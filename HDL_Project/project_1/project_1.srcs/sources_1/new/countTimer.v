==> flow/design.v <==
`timescale 1ns / 1ps
module countTimer(
    input clk,
    input countflag,
    input [5:0] counthr, countmin, countsec,
    output reg [5:0] countdown_counthr,
    output reg [5:0] countdown_countmin,
    output reg [5:0] countdown_countsec,    
    output reg timeout
    );
    always @ (posedge clk) begin
        if (countflag == 1) begin
            if (counthr == 6'd0 && countmin == 6'd0 && countsec == 6'd0) begin
                timeout <= 1'b1;  
            end 
            else if (countsec == 6'd0) begin
                countdown_countsec <= 59;
                if (countmin == 6'd0) begin
                    countdown_countmin <= 59;
                    if (counthr > 6'd0) begin
                        countdown_counthr <= counthr - 1;
                    end
                end 
                else begin
                    countdown_countmin <= countmin - 1;
                end
            end 
            else begin
                countdown_countsec <= countsec - 1;
            end
        end
    end
endmodule
Tool chain data of countTimer
Tool output for the design above, in the order of the flow.
Line numbers count from 1 in the design file above.
Operators: Yosys type, input widths -> output width; for muxes data width and select width s.
Library cell names are shortened.
{"block": "inputs", "design": "countTimer", "clock": "clk", "library": "sky130hd", "corner": "tt_025C_1v80"}

Word-level counts
Source: Yosys, flattened and elaborated, memories not mapped. Widths are those after wreduce. Registers that Yosys merges into a memory's read port (data or address) are not register bits. Print and check cells do not count. Equal cells are merged and count once.
{"block": "bits", "output_inout_bits": 19, "wordCells": 16, "reg_bits": 18}
{"block": "op_classes", "n_reduce_logical": 8, "n_addsub": 3, "compare": 1, "bitwise": 1}
{"block": "ops", "cell": "$sub 6x1->6 const B", "count": 3}
{"block": "ops", "cell": "$logic_not 6->1", "count": 3}
{"block": "ops", "cell": "$gt 6x1->1 const B", "count": 1}
{"block": "ops", "cell": "$reduce_and 5->1", "count": 1}
{"block": "ops", "cell": "$reduce_and 3->1", "count": 1}
{"block": "ops", "cell": "$logic_and 1x1->1", "count": 2}
{"block": "ops", "cell": "$reduce_and 2->1", "count": 1}
{"block": "ops", "cell": "$not 1->1", "count": 1}

Logic depth
Yosys ltp: most cells in a row. Word level: on the elaborated netlist, between registers, memories and ports. Mapped: between sequential cells and ports; inverters and the memories' decode and read muxes count.
{"block": "logic_depth", "ltp_word": 5, "abc_area": 0, "depth_mapped": 5}

After synthesis
Source: synth_stat.txt of the flow (Yosys; design flattened, memories mapped). It holds for the ABC_AREA given above (unset counts as 0); a run with the other value may have another netlist.
The area totals of this step are shown rounded.
{"block": "by_type", "type": "edfxtp_1", "count": 18}
{"block": "by_type", "type": "ha_1", "count": 5}
{"block": "by_type", "type": "xnor2_1", "count": 7}
{"block": "by_type", "type": "nand2_1", "count": 9}
{"block": "by_type", "type": "inv_1", "count": 8}
{"block": "by_type", "type": "xor2_1", "count": 3}
{"block": "by_type", "type": "nor3_1", "count": 5}
{"block": "by_type", "type": "nand3b_1", "count": 2}
{"block": "by_type", "type": "nor2_1", "count": 4}
{"block": "by_type", "type": "nor4b_2", "count": 1}
{"block": "by_type", "type": "nor3b_2", "count": 1}
{"block": "by_type", "type": "nand3b_2", "count": 1}
{"block": "by_type", "type": "or3_4", "count": 1}
{"block": "by_type", "type": "nor3_2", "count": 1}
{"block": "by_type", "type": "o211a_1", "count": 1}
{"block": "by_type", "type": "o21ai_0", "count": 2}
{"block": "by_type", "type": "a41oi_1", "count": 1}
{"block": "by_type", "type": "o31a_1", "count": 1}
Not listed: further types 8, cells in them 8.
{"block": "synth_totals", "flip_flops": 18, "mapped_cells": 79, "area_um2": 957}

Timing after synthesis
Source: OpenSTA report_checks on the synthesized netlist (no wires, ideal clock, input and output delay 20% of the period each), path of least setup slack; recovery checks are left aside. Register names are those of the netlist, which keeps one name where synthesis merged equal registers.
{"block": "synth_timing", "kind": "input port to flip-flop", "from": "input countsec[0]", "to": "register countdown_counthr[0]", "path_stages": 4, "setup_ns": 0.374, "required_time_ns": 1.146, "delay_ns": 1.318, "tclk_ns": 1.52, "arrival_ns": 1.248, "path_buffers": 0, "slack_ns": -0.102, "in_delay_ns": 0.304, "period_less_setup_slack_ns": 1.622}
"delay_ns" = arrival - input delay + setup time.
"path_stages": output pins that drive a net of the path, with the launching flip-flop's if there is one; two outputs of one cell count as two.
"period_less_setup_slack_ns" = period - worst setup slack (recovery checks aside). The figure is calculated, with input and output delays left at 20% of the set period.
Between the ends stands the longest chain of elaborated cells between them, by number of cells; it is not shown to be the way that was timed. Of several equally long chains one is given.
Each line given opens the expression or statement behind the cell; cells for indexed reads and writes are added by Yosys, which also makes memories of some case tables.
{"block": "synth_between", "path_cell_list": "inv_1 -> ha_1 -> nand3b_1 -> nor4b_2", "elab_chain_cells": 4, "cone_cells": 4}
{"block": "synth_rtl", "element": "start, declared", "line": 5, "text": "input [5:0] counthr, countmin, countsec,"}
{"block": "synth_rtl", "element": "$logic_not 6->1", "line": 13, "text": "if (counthr == 6'd0 && countmin == 6'd0 && countsec == 6'd0) begin"}
{"block": "synth_rtl", "element": "$logic_and 1x1->1", "line": 13}
{"block": "synth_rtl", "element": "$not 1->1"}
{"block": "synth_rtl", "element": "$reduce_and 5->1"}
{"block": "synth_rtl", "element": "end, assigned", "line": 21, "text": "countdown_counthr <= counthr - 1;"}
{"block": "synth_rtl", "element": "end, declared", "line": 6, "text": "output reg [5:0] countdown_counthr,"}

Timing after layout
Path of least setup slack in the final report of job 1 (OpenROAD, finished layout, wires in). Where an end is a register, its clock arrival counts in the times.
{"block": "layout_timing", "kind": "input port to flip-flop", "from": "input countsec[0]", "to": "register countdown_counthr[2]", "path_buffers": 1, "slack_ns": 0.72, "setup_ns": 0.35, "in_delay_ns": 0.61, "tclk_ns": 3.05, "required_time_ns": 2.99, "path_stages": 5, "arrival_ns": 2.27}
Between the ends stands the longest chain of elaborated cells between them, by number of cells; it is not shown to be the way that was timed. Of several equally long chains one is given.
{"block": "layout_between", "path_cell_list": "clkdlybuf4s50_1 -> inv_1 -> ha_1 -> nand3b_1 -> nor4b_2", "elab_chain_cells": 4, "cone_cells": 4}
{"block": "layout_rtl", "element": "start, declared", "line": 5, "text": "input [5:0] counthr, countmin, countsec,"}
{"block": "layout_rtl", "element": "$logic_not 6->1", "line": 13, "text": "if (counthr == 6'd0 && countmin == 6'd0 && countsec == 6'd0) begin"}
{"block": "layout_rtl", "element": "$logic_and 1x1->1", "line": 13}
{"block": "layout_rtl", "element": "$not 1->1"}
{"block": "layout_rtl", "element": "$reduce_and 5->1"}
{"block": "layout_rtl", "element": "end, assigned", "line": 21, "text": "countdown_counthr <= counthr - 1;"}
{"block": "layout_rtl", "element": "end, declared", "line": 6, "text": "output reg [5:0] countdown_counthr,"}

Appendix: measured runs

Record of 2 stored runs of the RTL-to-layout flow on countTimer, platform sky130hd. The runs are unordered. Constraints: input delay and output delay 20% of the set period each, output load 0.01 pF.
"worst_path_ns" means the part of the period allowed to the worst setup path (the constraints hold back 20% at inputs and 20% at outputs) less its slack; where the path has registers, the arrival times of their clocks count too.
Values from the reports are rounded here.

Job 1
==> flow/run.sh <==
#!/bin/bash
# the make line also repeats the synthesis and layout settings of config.mk as NAME=value (left out here)
make -C /OpenROAD-flow-scripts/flow DESIGN_CONFIG=/design/flow/config.mk WORK_HOME=/design/flow/orfs CLKGATE_MAP_FILE= finish
==> flow/config.mk <==
export PLATFORM = sky130hd
export DESIGN_NAME = countTimer
export DESIGN_NICKNAME = countTimer
export VERILOG_FILES = /design/flow/design.v
export SDC_FILE = /design/flow/constraint.sdc
export NUM_CORES = 4
export LEC_CHECK = 0
export CAP_MARGIN = 25
export CELL_PAD_IN_SITES_DETAIL_PLACEMENT = 0
export CORE_MARGIN = 2
export CORE_UTILIZATION = 43
export CTS_CLUSTER_SIZE = 33
export GPL_TIMING_DRIVEN = 0
export PLACE_DENSITY_LB_ADDON = 0.28
export SETUP_SLACK_MARGIN = 0.29
export SLEW_MARGIN = 20
==> flow/constraint.sdc <==
create_clock -name core_clock -period 3.05 [get_ports {clk}]
set_input_delay 0.6100 -clock core_clock [delete_from_list [all_inputs] [get_ports {clk}]]
set_output_delay 0.6100 -clock core_clock [all_outputs]
set_load 0.01 [all_outputs]

==> results of job 1, as JSON <==
{
  "post_route_util_frac": 0.646,
  "die_um2": 2620,
  "final_setup_tns_ns": 0.000,
  "synth_area_um2": 957,
  "setup_ws_ns": 0.715,
  "final_hold_ws_ns": 0.981,
  "worst_path_ns": 1.72,
  "worst_path_kind": "input port to flip-flop"
}

Job 2
==> flow/run.sh <==
#!/bin/bash
# the make line also repeats the synthesis and layout settings of config.mk as NAME=value (left out here)
make -C /OpenROAD-flow-scripts/flow DESIGN_CONFIG=/design/flow/config.mk WORK_HOME=/design/flow/orfs CLKGATE_MAP_FILE= finish
==> flow/config.mk <==
export PLATFORM = sky130hd
export DESIGN_NAME = countTimer
export DESIGN_NICKNAME = countTimer
export VERILOG_FILES = /design/flow/design.v
export SDC_FILE = /design/flow/constraint.sdc
export NUM_CORES = 4
export LEC_CHECK = 0
export CAP_MARGIN = 20
export CORE_ASPECT_RATIO = 1.08
export CORE_MARGIN = 8
export CORE_UTILIZATION = 40
export GPL_TIMING_DRIVEN = 0
export MIN_ROUTING_LAYER = met2
export PLACE_DENSITY_LB_ADDON = 0.25
export SETUP_SLACK_MARGIN = 0.3
export SLEW_MARGIN = 20
==> flow/constraint.sdc <==
create_clock -name core_clock -period 1.22 [get_ports {clk}]
set_input_delay 0.2440 -clock core_clock [delete_from_list [all_inputs] [get_ports {clk}]]
set_output_delay 0.2440 -clock core_clock [all_outputs]
set_load 0.01 [all_outputs]

==> results of job 2, as JSON <==
{
  "post_route_util_frac": 0.751,
  "die_um2": 4220,
  "final_setup_tns_ns": -0.100,
  "synth_area_um2": 957,
  "setup_ws_ns": -0.016,
  "final_hold_ws_ns": 0.200,
  "worst_path_ns": 0.99,
  "worst_path_kind": "input port to flip-flop"
}
